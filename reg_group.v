==> flow/design.v <==
module reg_group(clk, we, raa, rwba, i, s, d, a_out, b_out, c_out);
	input wire clk, we;
	input wire [1:0] raa, rwba;
	input wire [7:0] i;
	output reg [7:0] s, d, a_out, b_out, c_out;
	reg [7:0] a = 8'b00000000, b = 8'b00000000, c = 8'b10000000;
always @(negedge clk) begin
	if (we == 0) begin
		if (rwba == 2'b00) begin
		a <= i;
		end
		else if (rwba == 2'b01) begin
			b <= i;
		end
		else if (rwba == 2'b10) begin
			c <= i;
		end	
	end
end
always @(raa or rwba or a or b or c) begin
	a_out = a;
	b_out = b;
	c_out = c;
	s = 8'b00000000;
	d = 8'b00000000;
	if (raa == 2'b00) begin
		s = a;
	end
	else if (raa == 2'b01) begin
		s = b;
	end
	else if (raa == 2'b10) begin
		s = c;
	end
	if (rwba == 2'b00) begin
		d = a;
	end
	else if (rwba == 2'b01) begin
		d = b;
	end
	else if (rwba == 2'b10) begin
		d = c;
	end
end
endmodule
From RTL to reports: reg_group
The steps from the RTL of reg_group to its reports follow in flow order.
Line numbers count from 1 in the design file above.
Cell names lack the library's common part.
The mark -- stands for no value.

inputs
  top module = reg_group
  clock port = clk
  standard-cell library = sky130hd
  library corner = tt_025C_1v80

After elaboration
Source: Yosys, flattened and elaborated, memories not mapped. Widths are those after wreduce. Registers that Yosys merges into a memory's read port (data or address) are not register bits. Print and check cells do not count. Equal cells are merged and count once.

cells by class
  equality and inequality tests = 4
  mux-type cells = 6
  bitwise operators = 3
  reductions and logical operators = 5

operators with widths
  operator                                                          count
  8-bit two-way mux                                                 6
  2-bit by 1-bit == test with 1-bit output (second input constant)  2
  2-bit == test (second input constant)                             2
  2-bit logical NOT                                                 2
  4-bit AND reduction                                               1
  1-bit NOT                                                         3
  3-bit AND reduction                                               1
  2-bit AND reduction                                               1

storage and ports
  flip-flop bits (word level) = 24
  input bits = 14
  output and inout port bits = 40
  cells after elaboration = 21

Depth
Longest topological path by Yosys (ltp), each cell counted once; first at word level (registers and memories cut), then after technology mapping (sequential cells cut; the memories' decode and read muxes count).

logic depth
  word-level depth = 4
  ABC_AREA = 0
  gate-level depth with buffers = 4
  gate-level depth less buffers = 2

After synthesis
Yosys stat after the flow's synthesis: flattened, memories mapped to cells. It holds for the ABC_AREA given above (unset counts as 0); a run with the other value may have another netlist.
The area totals of this step are shown rounded.

cell types
  type       count  total area (µm²)
  edfxtp_1   24     720.691
  mux2i_1    16     160.154
  o2bb2ai_1  16     140.134
  buf_6      2      22.522
  buf_4      2      15.014
  nor2b_4    1      13.763
  nor3b_2    1      12.512
  buf_2      2      10.01
  nor3b_1    1      7.507
  nor2b_1    1      6.256
  nor3_1     1      5.005
  inv_1      1      3.754

synthesis totals
  mapped cells = 68
  cell area after synthesis = 1,100 µm²
  sequential area = 720 µm²
  mapped flip-flops = 24
  buffers = 6

reg_group: 2 stored runs of the Yosys and OpenROAD flow on sky130hd. The settings differ; the order carries no meaning. The constraints put input and output delay at 20% of the set period each and load the outputs with 0.01 pF.
Settings: -- = not set for that run.

item                    flow run 1  flow run 2
period_ns               2.58        4.86
CORE_UTILIZATION        66          60
PLACE_DENSITY_LB_ADDON  0.1         0.06
CORE_MARGIN             5           2
TNS_END_PERCENT         5           --
GPL_ROUTABILITY_DRIVEN  1           --
CTS_CLUSTER_SIZE        19          --
CTS_CLUSTER_DIAMETER    40          --
MIN_ROUTING_LAYER       met2        met2
MAX_ROUTING_LAYER       met4        met4
CAP_MARGIN              20          5
SLEW_MARGIN             20          20
SETUP_SLACK_MARGIN      --          0.86
CORE_ASPECT_RATIO       --          0.71
ABC_AREA                --          1
GPL_TIMING_DRIVEN       --          0

Flow run 1: no results, placement failed with FLW-0024
Flow run 2: no results, placement failed with FLW-0024
